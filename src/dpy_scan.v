==> flow/design.v <==
module dpy_decode (
    input wire [3: 0] x,
    output reg [6: 0] z
);
always @(*)
case (x)
    4'b0000 : z = 7'b0111111;
    4'b0001 : z = 7'b0000110;
    4'b0010 : z = 7'b1011011;
    4'b0011 : z = 7'b1001111;
    4'b0100 : z = 7'b1100110;
    4'b0101 : z = 7'b1101101;
    4'b0110 : z = 7'b1111101;
    4'b0111 : z = 7'b0000111;
    4'b1000 : z = 7'b1111111;
    4'b1001 : z = 7'b1101111;
    4'b1010 : z = 7'b1110111;
    4'b1011 : z = 7'b1111100;
    4'b1100 : z = 7'b0111001;
    4'b1101 : z = 7'b1011110;
    4'b1110 : z = 7'b1111001;
    4'b1111 : z = 7'b1110001;
endcase
endmodule
module dpy_scan #(
    parameter SCAN_INTERVAL = 10_000
)(
    input wire clk,
    input wire [31: 0] number,   
    input wire [7: 0] dp,        
    output wire [7: 0] digit,    
    output wire [7: 0] segment   
);
reg [2: 0] scan_digit;
wire [3: 0] scan_number;
reg [31: 0] counter;
always @(posedge clk) begin
    counter <= counter + 32'b1;
    if (counter == SCAN_INTERVAL) begin
        counter <= 'd0;
        scan_digit <= scan_digit + 'd1;
    end
end
assign scan_number = number[4 * scan_digit +: 4];
dpy_decode decode (
    .x (scan_number),
    .z (segment[6:0])
);
assign segment[7] = dp[scan_digit];
assign digit = 1'b1 << scan_digit;
endmodule
# From RTL to reports: dpy_scan
# Tool output for the design above, in the order of the flow.
# Line numbers count from 1 in the design file above.
# Operators: Yosys type, input widths -> output width; for muxes data width and select width s.
# Library cell names are shortened.
# A cell with - has no value.
# setup
design,dpy_scan
clock,clk
library,sky130hd
corner,tt_025C_1v80

# Word level
# Source: Yosys, flattened and elaborated, memories not mapped. Widths are those after wreduce; folded enables and synchronous resets count as part of the registers. Registers that Yosys merges into a memory's read port (data or address) are not register bits. Print and check cells do not count. Equal cells are merged and count once.
# Memory sizes are those after Yosys's memory passes, which may raise the word count (mostly to a power of two), join words into wider ones and drop unused or constant bits.
# word_totals
register_bits,35
rom_bits,112
n_memories,1
in_bits,41
word_cells,9
# op_classes
add_sub_neg,2
n_eq,1
shift,3
# memory_table
memory,words,width,read_ports,write_ports,line_no,rtl
(no name shown),16,7,1,0,6,case (x)
# op_table
op,count
$add 32x1->32 const B,1
$eq 32x14->1 const B,1
$shiftx 32x6->4,1
$shl 1x3->8 const A,1
$shiftx 8x3->1,1
$add 3x1->3 const B,1

# Logic depth
# Yosys ltp: most cells in a row. Word level: on the elaborated netlist, between registers, memories and ports. Mapped: between sequential cells and ports; inverters and the memories' decode and read muxes count.
# logic_depth
depth_word,1
abc_area,1
mapped_depth,13

# After synthesis
# Source: synth_stat.txt of the flow (Yosys; design flattened, memories mapped). It holds for the ABC_AREA given above (unset counts as 0); a run with the other value may have another netlist.
# mapped
cell_count,424
yosys_area_mm2,0.0027351
seq_area_mm2,0.0007307
ff_cells,35
buf_cells,7
# by_type
cell,count,area_total_um2
dfxtp_1,32,640.614
nand2_1,121,454.186
inv_1,69,258.998
xor2_1,25,218.96
nand3_1,40,200.192
ha_1,15,187.68
nor2_1,46,172.666
edfxtp_1,3,90.086
nand4_1,13,81.328
nor3_1,11,55.053
nor2_4,4,45.043
nand3_4,2,35.034
buf_2,5,25.024
nand2_2,4,25.024
o21ai_0,5,25.024
nand2_4,2,22.522
nand3_2,2,20.019
nor2_8,1,20.019
# Other cell types: 14; their cells: 24.

# Worst setup path after synthesis
# OpenSTA on the mapped netlist: ideal clock, no wires. The path of least setup slack (recovery checks aside). Input and output delay are each 20% of the period. Register names are those of the netlist, which keeps one name where synthesis merged equal registers.
# synth_path
kind,register to output
start,register scan_digit[0]
end,output port segment[3]
period_ps,3010
out_delay_ps,602
t_first_pin_ps,0
arrival_time_ps,1620
setup_slack_ps,788
delay_ps,1620
stages,12
path_buffers,1
period_less_setup_slack_ps,2222
# "delay_ps" is the arrival time less input delay plus setup time.
# At an output port there is no setup time.
# "stages": output pins that drive a net of the path, with the launching flip-flop's if there is one; two outputs of one cell count as two.
# "period_less_setup_slack_ps" is the clock period less the worst setup slack; recovery checks do not enter. This is arithmetic on one report: input and output delays are still those of the set period (20% each).
# Between the ends stands the longest chain of elaborated cells between them, by number of cells; it is not shown to be the way that was timed. Of several equally long chains one is given.
# A line is the first line of the expression or statement that the cell stems from. Yosys adds cells for indexed reads and writes and turns some case tables into memories.
# The chain passes a memory read, where the word-level depth is cut; so it can be longer than that depth.
# synth_between
cell_sequence,edfxtp_1 -> inv_2 -> buf_2 -> nand2_1 -> nand2_1 -> nand2_1 -> nand3_1 -> nand2_1 -> ha_1 -> nand3b_1 -> nand3_1 -> nand2_1
elab_chain_len,2
# synth_lines
item,line_no,rtl
"start, declared",34,reg [2: 0] scan_digit;
"start, assigned",41,scan_digit <= scan_digit + 'd1;
$shiftx 32x6->4,44,assign scan_number = number[4 * scan_digit +: 4];
$mem_v2 16x7,6,case (x)
"end, declared",32,output wire [7: 0] segment

# Worst path after layout
# From the final timing report of run 1: the path of least setup slack in the routed layout; clock arrival at registers is part of the times.
# The report prints the path's times to 10 ps; the period is as set.
# layout_path
kind,register to output
start,register scan_digit[0]
end,output port segment[3]
period_ps,2160
out_delay_ps,430
t_first_pin_ps,290
arrival_time_ps,2030
setup_slack_ps,-300
stages,13
path_buffers,2
# Between the ends stands the longest chain of elaborated cells between them, by number of cells; it is not shown to be the way that was timed. Of several equally long chains one is given.
# The chain passes a memory read, where the word-level depth is cut; so it can be longer than that depth.
# layout_between
cell_sequence,edfxtp_1 -> buf_6 -> inv_8 -> nand2_2 -> nand2_1 -> nand2_1 -> nand3_2 -> nand2_4 -> ha_4 -> nand3b_1 -> nand3_2 -> nand2_2 -> buf_6
elab_chain_len,2
# layout_lines
item,line_no,rtl
"start, declared",34,reg [2: 0] scan_digit;
"start, assigned",41,scan_digit <= scan_digit + 'd1;
$shiftx 32x6->4,44,assign scan_number = number[4 * scan_digit +: 4];
$mem_v2 16x7,6,case (x)
"end, declared",32,output wire [7: 0] segment

## Implementation results

Record of 2 stored runs of the RTL-to-layout flow on dpy_scan, platform sky130hd. The runs are unordered. Constraints: input delay and output delay 20% of the set period each, output load 0.01 pF.
"achieved_clock_period_ps" means the clock period less the worst setup slack. The figure is calculated, with input and output delays left at 20% of the set period.
"worst_path_ps": the worst setup path's part of the clock period (all of it between registers, 20% less for each end at a port) less its slack. A launch clock that arrives late makes it longer, a capture clock that arrives late makes it shorter.
"fin_power_mw" rests on the timing tool's default activity at the inputs, not on a simulated workload.
"worst_path_ps" is known to 10 ps.

Run 1, flow files:
==> flow/run.sh <==
#!/bin/bash
# the make line also repeats the synthesis and layout settings of config.mk as NAME=value (left out here)
make -C /OpenROAD-flow-scripts/flow DESIGN_CONFIG=/design/flow/config.mk WORK_HOME=/design/flow/orfs CLKGATE_MAP_FILE= finish
==> flow/config.mk <==
export PLATFORM = sky130hd
export DESIGN_NAME = dpy_scan
export DESIGN_NICKNAME = dpy_scan
export VERILOG_FILES = /design/flow/design.v
export SDC_FILE = /design/flow/constraint.sdc
export NUM_CORES = 4
export LEC_CHECK = 0
export ABC_AREA = 1
export CAP_MARGIN = 20
export CELL_PAD_IN_SITES_GLOBAL_PLACEMENT = 3
export CORE_ASPECT_RATIO = 1.12
export CORE_MARGIN = 6
export CORE_UTILIZATION = 30
export CTS_CLUSTER_DIAMETER = 383
export GPL_ROUTABILITY_DRIVEN = 1
export MIN_ROUTING_LAYER = met1
export PLACE_DENSITY = 0.78
export SETUP_SLACK_MARGIN = 0.58
export SLEW_MARGIN = 20
==> flow/constraint.sdc <==
create_clock -name core_clock -period 2.16 [get_ports {clk}]
set_input_delay 0.4320 -clock core_clock [delete_from_list [all_inputs] [get_ports {clk}]]
set_output_delay 0.4320 -clock core_clock [all_outputs]
set_load 0.01 [all_outputs]

==> results of run 1, as CSV <==
result,value
achieved_clock_period_ps,2459
fin_power_mw,1.211
final_die_area_mm2,0.0115565
finalCellArea_mm2,0.0042628
synth_area_mm2,0.0027351
setup_ws_ps,-299
worst_path_ps,2030
critical_path_kind,"register to output"
timing.hold.ws_ps,439
fin_util_pct,48.5
setup_tns_ps,-2070

Run 2, flow files:
==> flow/run.sh <==
#!/bin/bash
# the make line also repeats the synthesis and layout settings of config.mk as NAME=value (left out here)
make -C /OpenROAD-flow-scripts/flow DESIGN_CONFIG=/design/flow/config.mk WORK_HOME=/design/flow/orfs CLKGATE_MAP_FILE= finish
==> flow/config.mk <==
export PLATFORM = sky130hd
export DESIGN_NAME = dpy_scan
export DESIGN_NICKNAME = dpy_scan
export VERILOG_FILES = /design/flow/design.v
export SDC_FILE = /design/flow/constraint.sdc
export NUM_CORES = 4
export LEC_CHECK = 0
export CAP_MARGIN = 20
export CELL_PAD_IN_SITES_GLOBAL_PLACEMENT = 2
export CORE_MARGIN = 6
export CORE_UTILIZATION = 23
export CTS_CLUSTER_SIZE = 33
export HOLD_SLACK_MARGIN = 0.22
export MAX_ROUTING_LAYER = met5
export PLACE_DENSITY_LB_ADDON = 0.25
export SETUP_SLACK_MARGIN = 0.56
export SLEW_MARGIN = 20
==> flow/constraint.sdc <==
create_clock -name core_clock -period 2.94 [get_ports {clk}]
set_input_delay 0.5880 -clock core_clock [delete_from_list [all_inputs] [get_ports {clk}]]
set_output_delay 0.5880 -clock core_clock [all_outputs]
set_load 0.01 [all_outputs]

==> results of run 2, as CSV <==
result,value
achieved_clock_period_ps,2906
fin_power_mw,0.9625
final_die_area_mm2,0.0119749
timing.hold.ws_ps,463
fin_util_pct,34.6
synth_area_mm2,0.0021833
worst_path_ps,2320
critical_path_kind,"register to output"
setup_ws_ps,34
finalCellArea_mm2,0.0031856
setup_tns_ps,0
